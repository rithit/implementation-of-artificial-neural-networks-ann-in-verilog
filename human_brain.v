==> flow/design.v <==
`timescale 1ns / 1ps
module counter(in , out ,clock,res
    );
	 input [3:0]in;
	 output [3:0]out;
	 input res,clock;
	 wire [3:0]w1;
	 counter_4 count1(w1,res,clock);
	 compare com1(in,w1,out);
endmodule
`timescale 1ns / 1ps
module D_latch(inp,outp,clo ,res
    );
	 input [3:0]inp;
	 input clo,res;
	 output reg [3:0]outp;
	 always @(posedge clo,posedge res)
	 begin
	 if (res==1)
	 begin
	 outp<=0;
	 end
	 else
	 outp <= inp;
	 end
endmodule
`timescale 1ns / 1ps
module comparator(i,o,t);
input [3:0]i,t;
output reg [3:0]o;
always @(*)
begin
if (i >t)
begin
 o <= 4'b1111; 
 end
 else 
 begin  o <= 4'b0000; end
end 
endmodule
`timescale 1ns / 1ps
module compare(inp,test,outp
    );
	 input[3:0]inp,test;
	 output reg [3:0]outp;
	 always @(test)
	 begin
	 if(test<=inp)
	 begin outp<=test; end
	 else
	 begin outp<=4'b0000; end
	 end
endmodule
`timescale 1ns / 1ps
module counter_4(c_out,res,clk
    );
output reg [3:0]c_out=4'b0000;
input wire res,clk;
always @(posedge clk ,posedge res)
begin
if (res==1'b1)
begin c_out<=4'b0000; end
else
begin
c_out <= c_out+4'b0001;
end
end
endmodule
`timescale 1ns / 1ps
module human_brain(in1,in2,clk,w1,w2,out,res,t);
input [3:0]in1,in2,w1,w2,t;
output [3:0]out;
input clk,res;
wire [3:0]rout;
input_neuron inps( in1 ,in2 , w1 , w2 ,rout ,res,t,clk);
middle_neuron mids(rout,out,w1,w2,t);
endmodule
`timescale 1ns / 1ps
module middle_neuron(in,out,w1,w2,test);
input [3:0]in,test,w1,w2;
output [3:0]out;
wire [3:0]a,b,c,d;
assign a= in & w1;
assign b= in & w2;
summer su2(a,b,c);
comparator comp3(c,d,test);
assign out= d & c;
endmodule
`timescale 1ns / 1ps
module input_neuron( in1 ,in2 , w1 , w2 ,outf ,reset,T,clk);
input [3:0]in1 , in2 , w1 , w2,T ;
input reset ,clk;
output   [3:0]outf;
wire [3:0]a1,a2,a3,b1,b2,b3;
wire [3:0]sum;
wire [3:0]outs;
counter c1(in1,a1,clk,reset);
counter c2(in2,b1,clk,reset);
D_latch d1(a1,a2,clk ,reset);
D_latch d2(b1,b2,clk ,reset);
 assign a3 = a2 & w1;
 assign b3 = b2 & w2;
summer su1(b3,a3,sum);
comparator comp1(sum,outs,T);  
assign outf = outs & sum;
endmodule
`timescale 1ns / 1ps
module summer(p1,p2,o);
	 input [3:0]p1,p2;
	 output [3:0]o;
	 assign o = p1+p2;
endmodule
From RTL to reports: human_brain
The steps from the RTL of human_brain to its reports follow in flow order.
Lines are those of the file above, counted from 1.
{"block": "setup", "top_module": "human_brain", "clk_port": "clk", "cell_library": "sky130hd", "pvt_corner": "tt_025C_1v80"}

Elaborated design
Counts by Yosys on the flattened word-level netlist (proc, flatten, opt, wreduce; memories kept). Register bits leave out memories and registers merged into their read ports (data or address); mux counts leave out enables and synchronous resets folded into registers. Print and check cells are left out. Cells with the same type and inputs are merged into one.
{"block": "word_totals", "regBits": 16, "input_bits": 22, "elab_cells": 22}
{"block": "classes", "addsub": 4, "cmp": 4, "mux": 4, "n_logic": 6}
{"block": "ops", "op": "4-bit bitwise AND", "n": 6}
{"block": "ops", "op": "4-bit 2-to-1 mux", "n": 4}
{"block": "ops", "op": "4-bit by 1-bit adder with 4-bit output (second input constant)", "n": 2}
{"block": "ops", "op": "4-bit adder", "n": 2}
{"block": "ops", "op": "4-bit greater-than comparator", "n": 2}
{"block": "ops", "op": "4-bit less-or-equal comparator", "n": 2}

Logic depth
Yosys ltp: most cells in a row. Word level: on the elaborated netlist, between registers, memories and ports. Mapped: between sequential cells and ports; inverters and the memories' decode and read muxes count.
{"block": "depth", "word_depth": 10, "abc_area": 0, "mapped_depth": 21}

Mapped cells and area
Yosys stat after the flow's synthesis: flattened, memories mapped to cells. It holds for the ABC_AREA given above (unset counts as 0); a run with the other value may have another netlist.
Totals and module areas in this step are rounded.
{"block": "by_type", "cell_type": "sky130_fd_sc_hd__dfrtp_1", "n": 16, "type_area_um2": 400.384}
{"block": "by_type", "cell_type": "sky130_fd_sc_hd__ha_1", "n": 24, "type_area_um2": 300.288}
{"block": "by_type", "cell_type": "sky130_fd_sc_hd__and2_1", "n": 14, "type_area_um2": 87.584}
{"block": "by_type", "cell_type": "sky130_fd_sc_hd__inv_1", "n": 20, "type_area_um2": 75.072}
{"block": "by_type", "cell_type": "sky130_fd_sc_hd__xor2_1", "n": 7, "type_area_um2": 61.309}
{"block": "by_type", "cell_type": "sky130_fd_sc_hd__fa_1", "n": 2, "type_area_um2": 40.038}
{"block": "by_type", "cell_type": "sky130_fd_sc_hd__and3_1", "n": 5, "type_area_um2": 31.28}
{"block": "by_type", "cell_type": "sky130_fd_sc_hd__nor2b_1", "n": 5, "type_area_um2": 31.28}
{"block": "by_type", "cell_type": "sky130_fd_sc_hd__o21a_1", "n": 4, "type_area_um2": 30.029}
{"block": "by_type", "cell_type": "sky130_fd_sc_hd__nand3_1", "n": 4, "type_area_um2": 20.019}
{"block": "by_type", "cell_type": "sky130_fd_sc_hd__nor2_1", "n": 5, "type_area_um2": 18.768}
{"block": "by_type", "cell_type": "sky130_fd_sc_hd__xnor2_1", "n": 2, "type_area_um2": 17.517}
{"block": "by_type", "cell_type": "sky130_fd_sc_hd__xnor2_2", "n": 1, "type_area_um2": 16.266}
{"block": "by_type", "cell_type": "sky130_fd_sc_hd__a21o_1", "n": 2, "type_area_um2": 15.014}
{"block": "by_type", "cell_type": "sky130_fd_sc_hd__a21oi_1", "n": 3, "type_area_um2": 15.014}
{"block": "by_type", "cell_type": "sky130_fd_sc_hd__mux2_4", "n": 1, "type_area_um2": 15.014}
{"block": "by_type", "cell_type": "sky130_fd_sc_hd__nand2_1", "n": 4, "type_area_um2": 15.014}
{"block": "by_type", "cell_type": "sky130_fd_sc_hd__nand4_1", "n": 2, "type_area_um2": 12.512}
Other cell types: 6; their cells: 7.
{"block": "synth_totals", "cells": 128, "area_um2": 1257, "ffs": 16, "n_buf": 0}
By module: a second synthesis without flattening, with its own total; a netlist apart from the flattened one above.
{"block": "hier_totals", "cells_unflattened": 158, "hier_area_um2": 1451}
Each row is one instance without its submodules.
{"block": "modules", "mod": "compare", "instances": 2, "n_cells": 27, "area_um2": 182.7, "seq_area_um2": 0.0}
{"block": "modules", "mod": "counter_4", "instances": 2, "n_cells": 10, "area_um2": 142.6, "seq_area_um2": 100.1}
{"block": "modules", "mod": "comparator", "instances": 2, "n_cells": 16, "area_um2": 121.4, "seq_area_um2": 0.0}
{"block": "modules", "mod": "D_latch", "instances": 2, "n_cells": 5, "area_um2": 103.8, "seq_area_um2": 100.1}
{"block": "modules", "mod": "summer", "instances": 2, "n_cells": 9, "area_um2": 100.1, "seq_area_um2": 0.0}
{"block": "modules", "mod": "input_neuron", "instances": 1, "n_cells": 12, "area_um2": 75.1, "seq_area_um2": 0.0}
{"block": "modules", "mod": "middle_neuron", "instances": 1, "n_cells": 12, "area_um2": 75.1, "seq_area_um2": 0.0}
{"block": "modules", "mod": "counter", "instances": 2, "n_cells": 0, "area_um2": 0.0, "seq_area_um2": 0.0}
{"block": "modules", "mod": "human_brain", "instances": 1, "n_cells": 0, "area_um2": 0.0, "seq_area_um2": 0.0}

Timing after synthesis
Path of least setup slack by OpenSTA after synthesis, without wires, with an ideal clock, recovery checks aside; 20% of the period is set as input and as output delay. Where synthesis merged equal registers, the netlist keeps one of their names.
{"block": "synth_timing", "path_kind": "input to output", "from": "in w2[0]", "to": "out out[3]", "clock_period_ps": 12900, "in_delay_ps": 2580, "launch_ps": 2580, "arrival_ps": 6282, "path_slack_ps": 4038, "delay_ps": 3702, "stages": 19, "path_buffers": 0, "period_less_setup_slack_ps": 8862}
"delay_ps" is the arrival time less input delay plus setup time.
At an output port there is no setup time.
"stages": output pins that drive a net of the path, with the launching flip-flop's if there is one; two outputs of one cell count as two.
"period_less_setup_slack_ps" is the clock period less the worst setup slack; recovery checks do not enter. This is arithmetic on one report: input and output delays are still those of the set period (20% each).
Between the ends stands the longest chain of elaborated cells between them, by number of cells; it is not shown to be the way that was timed. Of several equally long chains one is given.
A line is the first line of the expression or statement that the cell stems from. Yosys adds cells for indexed reads and writes and turns some case tables into memories.
{"block": "synth_via", "cell_sequence": "sky130_fd_sc_hd__and2_1 -> sky130_fd_sc_hd__ha_1 -> sky130_fd_sc_hd__fa_1 -> sky130_fd_sc_hd__xor2_1 -> sky130_fd_sc_hd__ha_1 -> sky130_fd_sc_hd__nand3_1 -> sky130_fd_sc_hd__nor2_1 -> sky130_fd_sc_hd__o32a_1 -> sky130_fd_sc_hd__and3_1 -> sky130_fd_sc_hd__ha_1 -> sky130_fd_sc_hd__a21o_1 -> sky130_fd_sc_hd__a21oi_1 -> sky130_fd_sc_hd__xor2_1 -> sky130_fd_sc_hd__ha_1 -> sky130_fd_sc_hd__nand2_1 -> sky130_fd_sc_hd__o21bai_1 -> sky130_fd_sc_hd__o2bb2ai_1 -> sky130_fd_sc_hd__nor2b_1 -> sky130_fd_sc_hd__mux2_4", "elab_chain_cells": 10, "cells_between": 11, "classes_between": "2 x add/sub; 2 x compare; 2 x mux; 5 x logic"}
{"block": "synth_rtl", "item": "start: declaration", "line_no": 71, "text": "input [3:0]in1,in2,w1,w2,t;"}
{"block": "synth_rtl", "item": "4-bit bitwise AND", "line_no": 102, "text": "assign b3 = b2 & w2;"}
{"block": "synth_rtl", "item": "4-bit adder", "line_no": 111, "text": "assign o = p1+p2;"}
{"block": "synth_rtl", "item": "4-bit greater-than comparator", "line_no": 33, "text": "if (i >t)"}
{"block": "synth_rtl", "item": "4-bit 2-to-1 mux", "line_no": 33}
{"block": "synth_rtl", "item": "4-bit bitwise AND", "line_no": 105, "text": "assign outf = outs & sum;"}
{"block": "synth_rtl", "item": "4-bit bitwise AND", "line_no": 83, "text": "assign a= in & w1;"}
{"block": "synth_rtl", "item": "4-bit adder", "line_no": 111}
{"block": "synth_rtl", "item": "4-bit greater-than comparator", "line_no": 33}
{"block": "synth_rtl", "item": "4-bit 2-to-1 mux", "line_no": 33}
{"block": "synth_rtl", "item": "4-bit bitwise AND", "line_no": 87, "text": "assign out= d & c;"}
{"block": "synth_rtl", "item": "end: declaration", "line_no": 72, "text": "output [3:0]out;"}

--- runs ---
Below are 2 stored runs of the flow (Yosys, OpenROAD; platform sky130hd) on human_brain, each with its settings, unordered. Constraints: input delay and output delay 20% of the set period each, output load 0.01 pF.

{"run": "flow run A", "settings": { "period_ns": 6.69, "CORE_UTILIZATION": 63, "SETUP_SLACK_MARGIN": 1.38, "HOLD_SLACK_MARGIN": -0.04, "CORE_ASPECT_RATIO": 0.59, "CELL_PAD_IN_SITES_GLOBAL_PLACEMENT": 2, "CELL_PAD_IN_SITES_DETAIL_PLACEMENT": 0, "TNS_END_PERCENT": 65, "ABC_AREA": 0, "GPL_TIMING_DRIVEN": 1, "CTS_CLUSTER_SIZE": 55, "CTS_CLUSTER_DIAMETER": 293, "SLEW_MARGIN": 5, "MIN_ROUTING_LAYER": "met2", "CAP_MARGIN": 20, "CORE_MARGIN": 2 }, "outcome": "unfinished; error GPL-0301 in placement"}
{"run": "flow run B", "settings": { "period_ns": 4.22, "CORE_UTILIZATION": 60, "SETUP_SLACK_MARGIN": 0.28, "PLACE_DENSITY_LB_ADDON": 0.21, "CORE_ASPECT_RATIO": 1.71, "GPL_ROUTABILITY_DRIVEN": 1, "CTS_CLUSTER_SIZE": 14, "CAP_MARGIN": 40, "CORE_MARGIN": 2, "SLEW_MARGIN": 20 }, "outcome": "unfinished; error DPL-0038 in routing"}
--- end ---
